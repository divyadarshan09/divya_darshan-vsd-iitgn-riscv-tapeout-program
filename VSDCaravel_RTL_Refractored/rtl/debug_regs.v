==> flow/design.v <==
`default_nettype wire
module debug_regs (    
    input wb_clk_i,
    input wb_rst_i,
    input wbs_stb_i,
    input wbs_cyc_i,
    input wbs_we_i,
    input [3:0] wbs_sel_i,
    input [31:0] wbs_dat_i,
    input [31:0] wbs_adr_i,
    output reg wbs_ack_o,
    output reg [31:0] wbs_dat_o);
    reg [31:0] debug_reg_1;
    reg [31:0] debug_reg_2;
    always @(posedge wb_clk_i or posedge wb_rst_i) begin
        if (wb_rst_i) begin
            debug_reg_1 <=0;
            debug_reg_2 <=0;
            wbs_dat_o   <=0;
            wbs_ack_o   <=0;
        end else if (wbs_cyc_i && wbs_stb_i && wbs_we_i && !wbs_ack_o && (wbs_adr_i[3:0]==4'hC||wbs_adr_i[3:0]==4'h8))begin  
            debug_reg_1[7:0]    <= ((wbs_adr_i[3:0]==4'h8) && wbs_sel_i[0])?  wbs_dat_i[7:0]   :debug_reg_1[7:0];
            debug_reg_1[15:8]   <= ((wbs_adr_i[3:0]==4'h8) && wbs_sel_i[1])?  wbs_dat_i[15:8]  :debug_reg_1[15:8];
            debug_reg_1[23:16]  <= ((wbs_adr_i[3:0]==4'h8) && wbs_sel_i[2])?  wbs_dat_i[23:16] :debug_reg_1[23:16];
            debug_reg_1[31:24]  <= ((wbs_adr_i[3:0]==4'h8) && wbs_sel_i[3])?  wbs_dat_i[31:24] :debug_reg_1[31:24];
            debug_reg_2[7:0]    <= ((wbs_adr_i[3:0]==4'hC) && wbs_sel_i[0])?  wbs_dat_i[7:0]   :debug_reg_2[7:0];
            debug_reg_2[15:8]   <= ((wbs_adr_i[3:0]==4'hC) && wbs_sel_i[1])?  wbs_dat_i[15:8]  :debug_reg_2[15:8];
            debug_reg_2[23:16]  <= ((wbs_adr_i[3:0]==4'hC) && wbs_sel_i[2])?  wbs_dat_i[23:16] :debug_reg_2[23:16];
            debug_reg_2[31:24]  <= ((wbs_adr_i[3:0]==4'hC) && wbs_sel_i[3])?  wbs_dat_i[31:24] :debug_reg_2[31:24];
            wbs_ack_o <= 1;
        end else if (wbs_cyc_i && wbs_stb_i && !wbs_we_i && !wbs_ack_o && (wbs_adr_i[3:0]==4'hC||wbs_adr_i[3:0]==4'h8)) begin  
            wbs_dat_o <= ((wbs_adr_i[3:0]==4'hC)) ? debug_reg_2 : debug_reg_1; 
            wbs_ack_o <= 1;
        end else begin 
            wbs_ack_o <= 0;
            wbs_dat_o <= 0;
        end
    end
endmodule
`default_nettype wire
# From RTL to reports: debug_regs
# What the tools print for debug_regs, step after step.
# Line numbers count from 1 in the design file above.
# Operators: Yosys type, input widths -> output width; for muxes data width and select width s.
# Library cell names are shortened.
# The mark n/a stands for no value.
[setup]
design = "debug_regs"
clk_port = "wb_clk_i"
cell_library = "sky130hd"
corner = "tt_025C_1v80"

# After elaboration
# Counts by Yosys on the flattened word-level netlist (proc, flatten, opt, wreduce; memories kept). Register bits leave out memories and registers merged into their read ports (data or address); mux counts leave out enables and synchronous resets folded into registers. Print and check cells are left out. Cells with the same type and inputs are merged into one.
[op_classes]
muxes = 4
reduce_and_logical = 26
n_eq = 2
[op_table]
columns = ["operator", "count"]
rows = [
  ["$mux 32", 2],
  ["$reduce_and 2->1", 8],
  ["$logic_and 1x1->1", 15],
  ["$eq 4x4->1 const B", 2],
  ["$logic_not 1->1", 2],
  ["$mux 1", 2],
  ["$logic_or 1x1->1", 1],
]
[bits]
wordCells = 42
output_inout_bits = 33
regBits = 97

# Depth
# Longest topological path by Yosys (ltp), each cell counted once; first at word level (registers and memories cut), then after technology mapping (sequential cells cut; the memories' decode and read muxes count).
[depth]
word_depth = 6
ABC_AREA = 0
depth_mapped = 5

# Synthesis result
# Source: synth_stat.txt of the flow (Yosys; design flattened, memories mapped). It holds for the ABC_AREA given above (unset counts as 0); a run with the other value may have another netlist.
[synth_totals]
area_um2 = 4279.1
stdcells = 287
ff_cells = 97
seqArea_um2 = 2427.3
[types]
columns = ["type", "count", "type_area_um2"]
rows = [
  ["dfrtp_1", 97, 2.43E+03],
  ["mux2_2", 87, 979.69],
  ["mux2i_1", 32, 320.307],
  ["nand4_4", 8, 170.163],
  ["nor2_1", 32, 120.115],
  ["mux2_4", 4, 60.058],
  ["mux2_1", 5, 56.304],
  ["buf_2", 9, 45.043],
  ["buf_4", 5, 37.536],
  ["buf_12", 1, 20.019],
  ["and4bb_2", 1, 12.512],
  ["nor2b_1", 2, 12.512],
  ["inv_1", 2, 7.507],
  ["and2_1", 1, 6.256],
  ["nand2_1", 1, 3.754],
]

# Timing after synthesis
# Source: OpenSTA report_checks on the synthesized netlist (no wires, ideal clock, input and output delay 20% of the period each), path of least setup slack; recovery checks are left aside. Register names are those of the netlist, which keeps one name where synthesis merged equal registers.
[synth_timing]
path_type = "register -> register"
start = "register wbs_ack_o"
end = "register debug_reg_2[25]"
path_slack_ns = 0.124
setup_time_ns = 0.125
arrival_time_ns = 1.271
t_first_pin_ns = 0.000
clock_period_ns = 1.52
path_delay_ns = 1.396
path_stages = 5
period_less_setup_slack_ns = 1.396
# "path_delay_ns" = arrival - input delay + setup time.
# "path_stages" counts driving pins, that of a launching flip-flop among them; a cell with two outputs on the path counts twice.
# "period_less_setup_slack_ns" = period - worst setup slack (recovery checks aside). The figure is calculated, with input and output delays left at 20% of the set period.
# Between the ends stands the longest chain of elaborated cells between them, by number of cells; it is not shown to be the way that was timed. Of several equally long chains one is given.
# A line is the first line of the expression or statement that the cell stems from. Yosys adds cells for indexed reads and writes and turns some case tables into memories.
# At most two assigning lines are given for a register; there are more.
[synth_via]
cell_sequence = "dfrtp_1 > nor2b_1 > buf_4 > nand4_4 > mux2_4"
elab_chain_cells = 4
[synth_lines]
columns = ["item", "line_no", "source"]
rows = [
  ["start: declaration", 11, "output reg wbs_ack_o,"],
  ["start: assignment", 20, "wbs_ack_o   <=0;"],
  ["start: assignment", 30, "wbs_ack_o <= 1;"],
  ["$logic_not 1->1", 21, "end else if (wbs_cyc_i && wbs_stb_i && wbs_we_i && !wbs_ack_o && (wbs_adr_i[3:0]==4'hC||wbs_adr_i[3:0]==4'h8)) ..."],
  ["$logic_and 1x1->1 (2 in a row)", 21, ""],
  ["$reduce_and 2->1", "n/a", ""],
  ["end: assignment", 18, "debug_reg_2 <=0;"],
  ["end: assignment", 29, "debug_reg_2[31:24]  <= ((wbs_adr_i[3:0]==4'hC) && wbs_sel_i[3])?  wbs_dat_i[31:24] :debug_reg_2[31:24];"],
  ["end: declaration", 14, "reg [31:0] debug_reg_2;"],
]

# Worst path after layout
# Path of least setup slack in the final report of run 1 (OpenROAD, finished layout, wires in). Where an end is a register, its clock arrival counts in the times.
[layout_timing]
path_type = "input -> register"
start = "input wbs_stb_i"
end = "register debug_reg_2[25]"
path_stages = 5
t_first_pin_ns = 0.17
in_delay_ns = 0.17
path_slack_ns = -0.55
setup_time_ns = 0.11
arrival_time_ns = 1.65
clock_period_ns = 0.862
# Between the ends stands the longest chain of elaborated cells between them, by number of cells; it is not shown to be the way that was timed. Of several equally long chains one is given.
[layout_via]
cell_sequence = "clkdlybuf4s50_1 > and4bb_2 > buf_12 > nand4_4 > mux2_4"
elab_chain_cells = 5
[layout_lines]
columns = ["item", "line_no", "source"]
rows = [
  ["start: declaration", 5, "input wbs_stb_i,"],
  ["$logic_and 1x1->1 (4 in a row)", 21, "end else if (wbs_cyc_i && wbs_stb_i && wbs_we_i && !wbs_ack_o && (wbs_adr_i[3:0]==4'hC||wbs_adr_i[3:0]==4'h8)) ..."],
  ["$reduce_and 2->1", "n/a", ""],
  ["end: assignment", 18, "debug_reg_2 <=0;"],
  ["end: assignment", 29, "debug_reg_2[31:24]  <= ((wbs_adr_i[3:0]==4'hC) && wbs_sel_i[3])?  wbs_dat_i[31:24] :debug_reg_2[31:24];"],
  ["end: declaration", 14, "reg [31:0] debug_reg_2;"],
]

# Below are 2 stored runs of the flow (Yosys, OpenROAD; platform sky130hd) on debug_regs, each with its settings and what was measured, unordered. Constraints: input delay and output delay 20% of the set period each, output load 0.01 pF.
# "achieved_clock_period_ns": clock period set for the run, less the worst setup slack. It is reckoned from that one timing run; input and output delays stay at 20% of the period that was set.
# "worstPathTime_ns" = time allowed to the worst setup path (clock period - input delay - output delay, where it has them) - its slack; a late launch clock adds to it, a late capture clock takes from it.
# "final_power_mw" rests on the timing tool's default activity at the inputs, not on a simulated workload.

[[run]]
name = "run 1"
[run.settings]
period_ns = 0.862
CAP_MARGIN = 20
CORE_MARGIN = 2
CORE_UTILIZATION = 40
SLEW_MARGIN = 20
[run.results]
final_util_frac = 0.55
final_power_mw = 8.585
ys_area_um2 = 4279.1
worstPathTime_ns = 1.24
critical_path_kind = "input -> register"
achieved_clock_period_ns = 1.409
final_setup_ws_ns = -0.547
design.die.area_um2 = 11541.2

[[run]]
name = "run 2"
[run.settings]
period_ns = 1.39
CORE_UTILIZATION = 28
PLACE_DENSITY = 0.48
GPL_TIMING_DRIVEN = 1
CTS_CLUSTER_DIAMETER = 385
SLEW_MARGIN = 15
CAP_MARGIN = 20
CORE_MARGIN = 2
[run.results]
final_util_frac = 0.372
final_power_mw = 5.971
ys_area_um2 = 4279.1
worstPathTime_ns = 1.43
critical_path_kind = "register -> register"
achieved_clock_period_ns = 1.425
final_setup_ws_ns = -0.035
design.die.area_um2 = 16286.9
